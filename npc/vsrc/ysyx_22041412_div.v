==> flow/design.v <==
module ysyx_22041412_div (
input       clk,
input       rst,
input [63:0]dividend,   
input [63:0]divisor,    
input       div_valid,  
input       divw     ,  
input       div_signed, 
input       div_mode,   
output reg       out_valid, 
output reg[63:0] div_result
);
wire [31:0]dividend_b ;  
wire [31:0]divisor_b ;   
wire [63:0]dividend_abs;
wire [63:0]divisor_abs;
reg  [127:0]dividend_r;
reg  [63:0]divisor_r; 
reg        div_valid_r;
reg [63:0]quotient;      
reg [64:0]remainder; 	 
reg       div_doing; 
reg [5:0] div_count;              
reg       div_end;
assign dividend_b = (divw) ? (div_signed & dividend[31] )?  ~dividend[31:0] +1'b1 :  dividend[31:0] : 32'b0;
assign divisor_b  = (divw) ? (div_signed & divisor[31]  )?  ~divisor [31:0] +1'b1 :  divisor [31:0] : 32'b0;
assign dividend_abs = (div_signed & dividend[63])? ~dividend[63:0] +1'b1 :  dividend;
assign divisor_abs =  (div_signed & divisor[63]) ? ~divisor [63:0] +1'b1 :  divisor;
wire [64:0] dividend_sub;
assign dividend_sub  = dividend_r[127:63] - {{1'b0},divisor_r};
wire [32:0] dividend_sub_32;
assign dividend_sub_32 = dividend_r[95:63] - {{1'b0},divisor_r[31:0]};
always @(posedge clk)begin
    if(rst)begin
        div_doing<=  1'b0; 
    end else begin
        if(div_valid & ~div_doing)begin
            div_doing<=  1'b1;
        end else if(div_doing & out_valid)begin
            div_doing<=  1'b0;      
        end
        else begin
            div_doing<=  div_doing;   
        end
    end
end
reg dividend_signed;
reg divisor_signed;
wire quotient_signed;
wire remainder_signed;
assign quotient_signed  = ((dividend_signed & ~divisor_signed) || (~dividend_signed & divisor_signed)) ? 1'b1 :1'b0;
assign remainder_signed = dividend_signed;
always @(posedge clk)begin
    if(div_valid & ~div_doing)begin    
        div_count  <= divw ? 'd31 : 'd63;
        dividend_r <=  (~divw) ? {{64{1'b0}},dividend_abs} : {{64{1'b0}},dividend_b,{32{1'b0}}};
        divisor_r  <=  (~divw) ? divisor_abs  : {{32{1'b0}},divisor_b };
        div_valid_r<=  1'b1;
        dividend_signed  <= divw ?  dividend[31] : dividend[63];
        divisor_signed   <= divw ?  divisor[31]  : divisor[63] ;
    end
    else if(div_valid_r & ~div_end & ~out_valid)begin  
        case (divw)
        'b1:begin    
            if ( dividend_r[95:63] >= {{1'b0},divisor_r[31:0]}) begin  
                quotient[div_count] <= 1'b1;  
                dividend_r[95:64]   <=dividend_sub_32[31:0];
                dividend_r[63:0]    <=dividend_r[63:0] <<1 ;
            end  
            else begin  
                quotient[div_count] <= 1'b0;  
                dividend_r          <=dividend_r  <<1 ;
            end  
        end
        default :begin   
            if ( dividend_r[127:63] >= {{1'b0},divisor_r}) begin  
                quotient[div_count] <= 1'b1;  
                dividend_r[127:64]  <=dividend_sub[63:0];
                dividend_r[63:0]    <=dividend_r[63:0] <<1 ;
            end  
            else begin  
                quotient[div_count] <= 1'b0;  
                dividend_r          <=dividend_r  <<1 ;
            end  
        end     
        endcase
        div_count  <= div_count - 1'b1;
        div_end    <= (div_count==0) ?1'b1 :1'b0;
    end else if(div_end)begin
        out_valid  <= 1'b1;
        div_end    <= 1'b0;
        div_result <=  div_mode ? (div_signed & remainder_signed  ) ? ((~dividend_r[127:64]) +1'b1): dividend_r[127:64]:
                                  (div_signed & quotient_signed   ) ? ((~quotient) +1'b1) : quotient;
        div_count  <= 6'd0;
    end 
    else if(out_valid)begin
        out_valid<= 1'b0;
        div_count<= 6'd0;
        dividend_r <=  128'b0;
        divisor_r  <=  64'b0;
        div_valid_r<=  1'b0;
    end
end
endmodule
## Reports on ysyx_22041412_div

Tool output for the design above, in the order of the flow.
Line numbers count from 1 in the design file above.
Operators carry their Yosys type and port widths (W data, S select, Z words).
Library cell names are shortened.
Not given: --

| set-up | value |
|---|---|
| top module | ysyx_22041412_div |
| clock port | clk |
| library | sky130hd |
| corner | tt_025C_1v80 |

## Word level

Counts by Yosys on the flattened word-level netlist (proc, flatten, opt, wreduce; memories kept). Register bits leave out memories and registers merged into their read ports (data or address). Print and check cells are left out. Cells with the same type and inputs are merged into one.

| cells by class | value |
|---|---|
| add/subtract/negate cells | 10 |
| order comparisons | 2 |
| eq/ne operators | 4 |
| shifts and indexed selects | 2 |
| muxes and demuxes | 41 |
| bitwise gates (word level) | 29 |
| reduce/logical cells | 13 |

Operators with widths:

| kind | number |
|---|---|
| $mux W64 | 16 |
| $mux W32 | 14 |
| $not A64 Y64 | 5 |
| $add A64 B1 Y64 const B | 4 |
| $shift A1 B7 Y64 const A | 2 |
| $or A64 B64 Y64 | 2 |
| $ge A65 B64 Y1 | 1 |
| $add A32 B1 Y32 const B | 2 |
| $not A32 Y32 | 2 |
| $sub A64 B64 Y64 | 1 |
| $and A64 B64 Y64 | 1 |
| $ge A33 B32 Y1 | 1 |
| $sub A32 B32 Y32 | 1 |
| $mux W6 | 5 |
| $and A1 B1 Y1 | 12 |
| $reduce_and A3 Y1 | 4 |
| $not A1 Y1 | 7 |
| $neg A6 Y7 | 1 |
| $reduce_and A2 Y1 | 3 |
| $sub A6 B1 Y6 const B | 1 |
| $logic_not A6 Y1 | 1 |
| $mux W1 | 6 |
| $reduce_bool A2 Y1 | 2 |
| $ne A4 B4 Y1 const B | 1 |
| $reduce_bool A4 Y1 | 1 |
| $ne A3 B1 Y1 const B | 1 |
| $reduce_bool A3 Y1 | 1 |
| $ne A2 B1 Y1 const B | 1 |

Not listed: further kinds 2, cells in them 2.

| storage and ports | value |
|---|---|
| bits in registers | 332 |
| input bits | 134 |
| output and inout port bits | 65 |
| elaborated cells | 113 |

## Depth

Depth = most cells in a row (Yosys ltp): at word level without a register or memory, in the mapped netlist without a sequential cell, where the memories' decode and read muxes count.

| logic depth | value |
|---|---|
| word-level depth | 7 |
| ABC_AREA | 1 |
| depth in mapped cells | 20 |
| depth with buffers taken out | 18 |

## Netlist

The flow's flattened synthesis, as Yosys stat reports it; memories are mapped. The netlist is that of the ABC_AREA named above (0 if unset); the other value can give another one.

| synthesis totals | value |
|---|---|
| mapped cells | 4561 |
| cell area after synthesis | 29160.5 µm² |
| sequential part of the area | 9949.5 µm² |
| mapped flip-flops | 332 |
| buffer cells | 128 |

Cell types:

| cell | number | area in all (µm²) |
|---|---|---|
| edfxtp_1 | 330 | 9.91E+03 |
| nand2_1 | 1252 | 4.7E+03 |
| nor2_1 | 759 | 2.85E+03 |
| inv_1 | 633 | 2.38E+03 |
| a21oi_1 | 334 | 1.67E+03 |
| nand3_1 | 286 | 1.43E+03 |
| o21ai_0 | 277 | 1386.33 |
| ha_1 | 72 | 900.864 |
| xor2_1 | 92 | 805.773 |
| nand4_1 | 92 | 575.552 |
| nor3_1 | 88 | 440.422 |
| clkbuf_1 | 89 | 334.07 |
| nor2_2 | 31 | 193.936 |
| nand2_4 | 11 | 123.869 |
| o31ai_1 | 13 | 97.594 |
| buf_2 | 19 | 95.091 |
| o21bai_1 | 12 | 90.086 |
| nor4_1 | 14 | 87.584 |

Not listed: further types 35, cells in them 157.

## Path before layout

Path of least setup slack by OpenSTA after synthesis, without wires, with an ideal clock, recovery checks aside; 20% of the period is set as input and as output delay. Where synthesis merged equal registers, the netlist keeps one of their names.

| timing path post-synthesis | value |
|---|---|
| kind | input to register |
| from | in div_valid |
| to | reg dividend_r[100] |
| clock period | 6400 ps |
| external input delay | 1280 ps |
| library setup time | 387 ps |
| time at the first pin | 1280 ps |
| data arrival time | 4813 ps |
| required time | 6013 ps |
| path slack | 1200 ps |
| delay of the path | 3920 ps |
| stages | 8 |
| path buffers | 0 |
| synthesis period reached | 5200 ps |

"delay of the path" is the arrival time less input delay plus setup time.
"stages" counts driving pins, that of a launching flip-flop among them; a cell with two outputs on the path counts twice.
"synthesis period reached" is the clock period less the worst setup slack; recovery checks do not enter. This is arithmetic on one report: input and output delays are still those of the set period (20% each).
The rows between start and end are the longest chain of elaborated cells between them; the timing report does not say that the signal goes this way. Where chains are equally long, one stands for them.
Each line given opens the expression or statement behind the cell; cells for indexed reads and writes are added by Yosys, which also makes memories of some case tables.
At most two assigning lines are given for a register; there are more.
The path ends at the enable pin of a flip-flop; only ways to that pin are counted.

| on the way, post-synthesis | value |
|---|---|
| path through | inv_1 > nor2_1 > clkinv_1 > nand2_1 > inv_1 > nand2_1 > o21ai_1 > inv_1 |
| length of the longest elaborated chain | 3 |
| elaborated cells between the ends (all ways) | 5 |
| those cells by class | eq/ne (2); logic (1); reduce/logical (2) |

Ends and longest elaborated chain, post-synthesis:

| element | RTL line | text |
|---|---|---|
| from (decl) | 6 | `input       div_valid,` |
| $and A1 B1 Y1 | 54 | `if(div_valid & ~div_doing)begin` |
| $ne A3 B1 Y1 | -- |  |
| $reduce_and A3 Y1 | -- |  |
| to (assign) | 56 | `dividend_r <=  (~divw) ? {{64{1'b0}},dividend_abs} : {{64{1'b0}},dividend_b,{32{1'b0}}};` |
| to (assign) | 72 | `dividend_r          <=dividend_r  <<1 ;` |
| to (decl) | 17 | `reg  [127:0]dividend_r;` |

## Worst path after layout

From the final timing report of flow run 1: the path of least setup slack in the routed layout; clock arrival at registers is part of the times.
The path's times are printed in steps of 10 ps; the period is the one set.

| timing path after layout | value |
|---|---|
| kind | register to register |
| from | reg dividend_r[113] |
| to | reg dividend_r[114] |
| clock period | 3190 ps |
| library setup time | 240 ps |
| time at the first pin | 660 ps |
| data arrival time | 3770 ps |
| required time | 3610 ps |
| path slack | -170 ps |
| stages | 17 |
| path buffers | 6 |

The rows between start and end are the longest chain of elaborated cells between them; the timing report does not say that the signal goes this way. Where chains are equally long, one stands for them.
At most two assigning lines are given for a register; there are more.

| on the way, after layout | value |
|---|---|
| path through | edfxtp_1 > ha_4 > buf_4 > nand2_1 > nor2_4 > nand2_2 > buf_6 > nor4_4 > buf_4 > nand2_2 > buf_6 > a21oi_4 > buf_12 > buf_6 > nand2_4 > nor2_4 > nor2_1 |
| length of the longest elaborated chain | 5 |
| elaborated cells between the ends (all ways) | 7 |
| source lines of those cells | 6 |
| those cells by class | add/sub (1); compare (1); mux (5) |

Ends and longest elaborated chain, after layout:

| element | RTL line | text |
|---|---|---|
| from (decl) | 17 | `reg  [127:0]dividend_r;` |
| from (assign) | 56 | `dividend_r <=  (~divw) ? {{64{1'b0}},dividend_abs} : {{64{1'b0}},dividend_b,{32{1'b0}}};` |
| from (assign) | 72 | `dividend_r          <=dividend_r  <<1 ;` |
| $sub A64 B64 Y64 | 30 | `assign dividend_sub  = dividend_r[127:63] - {{1'b0},divisor_r};` |
| $mux W32 | 76 | `if ( dividend_r[127:63] >= {{1'b0},divisor_r}) begin` |
| $mux W32 | 63 | `case (divw)` |
| $mux W32 | 62 | `else if(div_valid_r & ~div_end & ~out_valid)begin` |
| $mux W32 | 54 | `if(div_valid & ~div_doing)begin` |
| to (assign) | 56 |  |
| to (assign) | 72 |  |
| to (decl) | 17 |  |

==> runs of ysyx_22041412_div <==
Below are 2 stored runs of the flow (Yosys, OpenROAD; platform sky130hd) on ysyx_22041412_div, each with its settings and what was measured, unordered. Constraints: input delay and output delay 20% of the set period each, output load 0.01 pF.
"period achieved" means the clock period less the worst setup slack. The figure is calculated, with input and output delays left at 20% of the set period.
"time used up by the worst setup path" = time allowed to the worst setup path (clock period - input delay - output delay, where it has them) - its slack; a late launch clock adds to it, a late capture clock takes from it.
"total power of the final layout" rests on the timing tool's default activity at the inputs, not on a simulated workload.
"time used up by the worst setup path" is known to 10 ps.

#### Flow run 1

| setting | value |
|---|---|
| period_ns | `3.19` |
| CORE_UTILIZATION | `28` |
| PLACE_DENSITY_LB_ADDON | `0.19` |
| HOLD_SLACK_MARGIN | `0.05` |
| CELL_PAD_IN_SITES_DETAIL_PLACEMENT | `0` |
| TNS_END_PERCENT | `40` |
| ABC_AREA | `1` |
| GPL_ROUTABILITY_DRIVEN | `0` |
| CAP_MARGIN | `30` |
| MIN_ROUTING_LAYER | `met2` |
| MAX_ROUTING_LAYER | `met4` |
| CORE_MARGIN | `2` |
| SLEW_MARGIN | `20` |

| result | value |
|---|---|
| synthesized cell area | 29160.5 µm² |
| standard-cell area after layout | 38847.3 µm² |
| time used up by the worst setup path | 3360 ps |
| critical path kind | register to register |
| worst setup slack after layout | -168 ps |
| period achieved | 3358 ps |
| total die area | 106743.0 µm² |
| smallest hold slack | 448 ps |
| total negative slack | -4926 ps |
| utilization after layout | 37.6% |
| total power of the final layout | 23237 uW |

#### Flow run 2

| setting | value |
|---|---|
| period_ns | `2.79` |
| CAP_MARGIN | `20` |
| CORE_MARGIN | `2` |
| CORE_UTILIZATION | `40` |
| SLEW_MARGIN | `20` |

| result | value |
|---|---|
| synthesized cell area | 24001.8 µm² |
| standard-cell area after layout | 37968.9 µm² |
| time used up by the worst setup path | 3370 ps |
| critical path kind | register to register |
| worst setup slack after layout | -576 ps |
| period achieved | 3366 ps |
| total die area | 61981.1 µm² |
| smallest hold slack | 395 ps |
| total negative slack | -78112 ps |
| utilization after layout | 64.2% |
| total power of the final layout | 26006 uW |
