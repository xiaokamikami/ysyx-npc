==> flow/design.v <==
module ysyx_22041412_booth_code #(DATA_WIDTH = 64)(
    input  [DATA_WIDTH-1:0] multiplicand   , 
    input  [2:0]  code           , 
    output [DATA_WIDTH-1:0] product  
);
wire sign = multiplicand[DATA_WIDTH-1];
reg [DATA_WIDTH:0]op1;  
reg op2;        
always @(*)begin
	case (code)
		3'b000: op1= { (DATA_WIDTH+ 1 ){1'b0}};
		3'b001: op1= { sign, multiplicand    };
		3'b010: op1= { sign, multiplicand    };
		3'b011: op1= { multiplicand, 1'b0    };
		3'b100: op1= {~multiplicand, 1'b1    };
		3'b101: op1= {~sign, ~multiplicand   };
		3'b110: op1= {~sign, ~multiplicand   };
		default: op1= { (DATA_WIDTH + 1 ){1'b0}};
		endcase		
end          	
always @(*)begin
	case (code)
		3'b000: op2= 1'b0;
		3'b001: op2= 1'b0;
		3'b010: op2= 1'b0;
		3'b011: op2= 1'b0;
		3'b100: op2= 1'b1;
		3'b101: op2= 1'b1;
		3'b110: op2= 1'b1;
		default: op2= 1'b0;
		endcase		
end          	
assign product = op1[DATA_WIDTH-1:0] + {{DATA_WIDTH-1{1'b0}},op2};
endmodule
module ysyx_22041412_mul(
	input						clk,
	input						rst,
	input   					flush,			 
	input						mul_vaild_i,	 
	input		    [63:0]		multiplicand_i,	 
	input		    [63:0]		multiplier_i,	 
	input						mulw_i,			 
	input			[1:0]		mul_signed,		 
	input						mul_mode,   
	output  reg 		 	    mul_valid_o, 	 
	input						ready_i,
	output	reg		[63:0]		result_lo_o  	 
);
wire [129:0]multiplicand_abs;
wire [64:0]multiplier_abs;
reg [129:0]   multiplicand_r   	;
reg [66:0] 	  multiplier_r  	;
reg [129:0]   result;
wire [129:0]  product;
assign multiplicand_abs[129:64] = (mulw_i | ~mul_signed[1]) ? 66'b0 : {66{multiplicand_i[63]}};
assign multiplicand_abs[63:32]  = (mulw_i) ? 32'b0 : multiplicand_i[63:32];
assign multiplicand_abs[31:0]   = multiplicand_i[31:0];
assign multiplier_abs  [64]     = (mulw_i | ~mul_signed[0]) ? 1'b0 : multiplier_i[63];
assign multiplier_abs  [63:32]  = (mulw_i) ? 32'b0 : multiplier_i[63:32];
assign multiplier_abs  [31:0]   = multiplier_i[31:0];
reg [1:0]state;
parameter IDLE   = 2'b00;
parameter DOING  = 2'b01;
parameter FINISH = 2'b10;
always@(posedge clk) begin
  if(rst)state<=IDLE;
  else if(state==IDLE)  state<= (mul_vaild_i & ~mul_valid_o) ? DOING : IDLE ;
  else if(state==DOING) state<= (~|multiplier_r ) ? FINISH :
  								(~mul_vaild_i) ? IDLE : DOING;
  else if(state==FINISH)state<= IDLE;
end
always @(posedge clk) begin
	if(rst)begin
			mul_valid_o         <= 1'b0;
			multiplicand_r		<= 0;
			multiplier_r		<= 0;  
	end else begin
		case (state)
		IDLE:begin
			if(mul_vaild_i & ~mul_valid_o)  begin
				multiplicand_r				<= multiplicand_abs;
				multiplier_r				<= {multiplier_abs[64],multiplier_abs,1'b0};  
			end else if(ready_i)begin   
				mul_valid_o         <= 1'b0;
				multiplicand_r		<= 0;
				multiplier_r		<= 0;  
				result			    <= 0;
				result_lo_o         <= 0;
			end
		end
		DOING:begin
			if( |multiplier_r) begin  
				result          <= result + product;
				multiplicand_r  <= multiplicand_r << 2;  
				multiplier_r    <= multiplier_r >> 2;  
			end  
		end
		FINISH:begin
			mul_valid_o     <= 1'b1;
			result_lo_o     <= (~mul_mode)?result[63:0] :result[127:64];
			multiplicand_r	<= 0;
			multiplier_r    <= 0;  
		end
		default:;
		endcase
	end
end
  ysyx_22041412_booth_code #(130) code (
	        .multiplicand     ( multiplicand_r     ),
			.code             ( multiplier_r[2:0]  ),
            .product          ( product            )
  );
endmodule
; From RTL to reports: ysyx_22041412_mul
; What the tools print for ysyx_22041412_mul, step after step.
; Line numbers count from 1 in the design file above.
; Operators: Yosys type, input widths -> output width; for muxes data width and select width s.
; Cell names lack the library's common part.
; The mark -- stands for no value.
[setup]
top_module = ysyx_22041412_mul
clk_port = clk
lib = sky130hd
pvt_corner = tt_025C_1v80

; Word-level counts
; Counts by Yosys on the flattened word-level netlist (proc, flatten, opt, wreduce; memories kept). Register bits leave out memories and registers merged into their read ports (data or address). Print and check cells are left out. Cells with the same type and inputs are merged into one.
[op_classes]
mux = 30
n_eq = 12
add_sub_neg = 2
n_logic = 8
n_reduce_logical = 12
[op_table]
columns = cell, count
row1 = $mux 130, 5
row2 = $pmux 130 s4, 1
row3 = $pmux 130 s3, 1
row4 = $pmux 130 s2, 1
row5 = $pmux 67 s3, 1
row6 = $mux 67, 3
row7 = $mux 64, 3
row8 = $add 130x1->130, 1
row9 = $add 130x130->130, 1
row10 = $not 130->130, 1
row11 = $pmux 64 s2, 1
row12 = $reduce_or 67->1, 1
row13 = $mux 66, 1
row14 = $mux 32, 2
row15 = $eq 3x3->1 const B, 3
row16 = $mux 2, 4
row17 = $ne 2x2->1 const B, 3
row18 = $eq 3x2->1 const B, 2
row19 = $reduce_and 3->1, 2
row20 = $mux 1, 6
row21 = $reduce_and 5->1, 1
row22 = $not 1->1, 4
row23 = $reduce_bool 2->1, 2
row24 = $reduce_or 2->1, 2
row25 = $reduce_and 4->1, 1
row26 = $eq 3x1->1 const B, 1
row27 = $ne 3x3->1 const B, 1
row28 = $reduce_bool 3->1, 1
; Other operator kinds: 7; their cells: 8.
[bits]
in_bits = 137
wordCells = 70
out_inout_bits = 65
regBits = 394

; Longest topological paths
; Longest topological path by Yosys (ltp), each cell counted once; first at word level (registers and memories cut), then after technology mapping (sequential cells cut; the memories' decode and read muxes count).
[logic_depth]
word_depth = 7
ABC_AREA = 0
depth_mapped = 19
ltp_nobuf = 16

; Netlist
; Source: synth_stat.txt of the flow (Yosys; design flattened, memories mapped). It holds for the ABC_AREA given above (unset counts as 0); a run with the other value may have another netlist.
[mapped]
cells = 3258
buf_cells = 246
flip_flops = 390
sequential_area_um2 = 9729.3
yosys_area_um2 = 27146.0
[types]
columns = cell_type, count, area_total_um2
row1 = edfxtp_1, 192, 5765.53
row2 = dfxtp_1, 198, 3.96E+03
row3 = ha_1, 126, 1.58E+03
row4 = nor2_1, 414, 1553.99
row5 = a21oi_1, 278, 1.39E+03
row6 = xor2_1, 157, 1.38E+03
row7 = a221oi_1, 134, 1.17E+03
row8 = nor3_1, 230, 1.15E+03
row9 = o21ai_0, 205, 1.03E+03
row10 = a22oi_1, 115, 863.328
row11 = clkbuf_1, 225, 844.56
row12 = mux2i_1, 82, 820.787
row13 = nand2_1, 205, 769.488
row14 = xnor2_1, 70, 613.088
row15 = nand4_1, 70, 437.92
row16 = nor2b_1, 69, 431.664
row17 = a21o_1, 55, 412.896
row18 = o21bai_1, 51, 382.867
; Other cell types: 63; their cells: 382.
; The figures by module come from a second, unflattened synthesis with its own total; it is not the netlist above.
[hier_totals]
hier_cells = 4316
area_unflattened_um2 = 34858.4
; Rows give one instance, submodules left out.
[by_module]
columns = module, seq_area_um2, area_um2, cells, n_inst
row1 = ysyx_22041412_mul, 9769.4, 24338.3, 2834, 1
row2 = ysyx_22041412_booth_code #(DATA_WIDTH=130), 0.0, 10520.1, 1482, 1

; Path before layout
; OpenSTA on the mapped netlist: ideal clock, no wires. The path of least setup slack (recovery checks aside). Input and output delay are each 20% of the period. Register names are those of the netlist, which keeps one name where synthesis merged equal registers.
[synth_path]
kind = in2reg
start = input port rst
end = register result_lo_o[0]
in_delay_ns = 1.008
path_buffers = 2
period_ns = 5.04
setup_slack_ns = 0.008
t_required_ns = 4.533
arrival_ns = 4.525
setup_time_ns = 0.507
path_delay_ns = 4.024
launch_ns = 1.008
driving_pins = 3
period_less_setup_slack_ns = 5.032
; "path_delay_ns" = arrival - input delay + setup time.
; "driving_pins": output pins that drive a net of the path, with the launching flip-flop's if there is one; two outputs of one cell count as two.
; "period_less_setup_slack_ns" is the clock period less the worst setup slack; recovery checks do not enter. This is arithmetic on one report: input and output delays are still those of the set period (20% each).
; The rows between start and end are the longest chain of elaborated cells between them; the timing report does not say that the signal goes this way. Where chains are equally long, one stands for them.
; Each line given opens the expression or statement behind the cell; cells for indexed reads and writes are added by Yosys, which also makes memories of some case tables.
[synth_between]
path_cell_list = clkbuf_1 > clkbuf_1 > a21oi_1
elab_chain_cells = 2
cone_cells = 2
cone_lines = 0
cone_classes = logic (1); reduce/logical (1)
[synth_lines]
columns = element, line
row1 = from (decl), 37  ; input rst,
row2 = $not 1->1, --
row3 = $reduce_and 4->1, --
row4 = to (assign), 88  ; result_lo_o <= 0;
row5 = to (assign), 100  ; result_lo_o <= (~mul_mode)?result[63:0] :result[127:64];
row6 = to (decl), 47  ; output reg [63:0] result_lo_o

; Path in the finished layout
; Path of least setup slack in the final report of flow run 1 (OpenROAD, finished layout, wires in). Where an end is a register, its clock arrival counts in the times.
[layout_path]
kind = reg2reg
start = register multiplier_r[1]
end = register result[100]
t_required_ns = 6.15
path_buffers = 1
setup_time_ns = 0.26
driving_pins = 17
period_ns = 5.83
setup_slack_ns = 0.76
arrival_ns = 5.40
launch_ns = 0.60
; The rows between start and end are the longest chain of elaborated cells between them; the timing report does not say that the signal goes this way. Where chains are equally long, one stands for them.
; At most two assigning lines are given for a register; there are more.
; Ways into the end's enable are left out, as the timed path ends at the data pin.
[layout_between]
path_cell_list = dfxtp_1 > nand2_1 > nor2_4 > buf_4 > a22oi_1 > o21ai_0 > ha_1 > nand2_1 > nor2_1 > nand2_1 > nor2_1 > o211ai_2 > a2111oi_2 > nor2_1 > o21ai_1 > a31oi_1 > mux2i_1
elab_chain_cells = 7
cone_cells = 16
cone_classes = add/sub (2); eq/ne (6); mux (4); reduce/logical (4)
[layout_lines]
columns = element, line
row1 = from (decl), 52  ; reg [66:0] multiplier_r ;
row2 = from (assign), 82  ; multiplier_r <= {multiplier_abs[64],multiplier_abs,1'b0};
row3 = from (assign), 95  ; multiplier_r <= multiplier_r >> 2;
row4 = $eq 3x3->1, 10  ; case (code)
row5 = $reduce_or 2->1, --
row6 = $pmux 130 s4, 10
row7 = $add 130x1->130, 33
row8 = $add 130x130->130, 93
row9 = $mux 130, 92  ; if( |multiplier_r) begin
row10 = $pmux 130 s2, 78  ; case (state)
row11 = to (assign), 87  ; result <= 0;
row12 = to (assign), 93
row13 = to (decl), 53  ; reg [129:0]   result;

; Record of 2 stored runs of the RTL-to-layout flow on ysyx_22041412_mul, platform sky130hd. The runs are unordered. Constraints: input delay and output delay 20% of the set period each, output load 0.01 pF.
; "worst_setup_path_time_ns": the worst setup path's part of the clock period (all of it between registers, 20% less for each end at a port) less its slack. A launch clock that arrives late makes it longer, a capture clock that arrives late makes it shorter.

[flow run 1: settings]
period_ns = 5.83
SETUP_SLACK_MARGIN = 0.41
CAP_MARGIN = 20
CORE_MARGIN = 2
CORE_UTILIZATION = 40
SLEW_MARGIN = 20
[flow run 1: results]
finalCellArea_um2 = 31290.0
post_route_util_pct = 46.6
worst_setup_path_time_ns = 5.07
critical_path_kind = reg2reg
post_synth_area_um2 = 27146.0
design.die.area_um2 = 69965.5
worst_setup_slack_ns = 0.756
fin_tns_ns = 0.000

[flow run 2: settings]
period_ns = 5.06
CORE_UTILIZATION = 69
PLACE_DENSITY_LB_ADDON = 0.04
CORE_ASPECT_RATIO = 0.87
CORE_MARGIN = 9
CELL_PAD_IN_SITES_GLOBAL_PLACEMENT = 2
CELL_PAD_IN_SITES_DETAIL_PLACEMENT = 0
ABC_AREA = 1
GPL_TIMING_DRIVEN = 0
GPL_ROUTABILITY_DRIVEN = 0
SLEW_MARGIN = 20
MIN_ROUTING_LAYER = met2
CAP_MARGIN = 20
[flow run 2: results]
outcome = not finished: placement ended with error FLW-0024
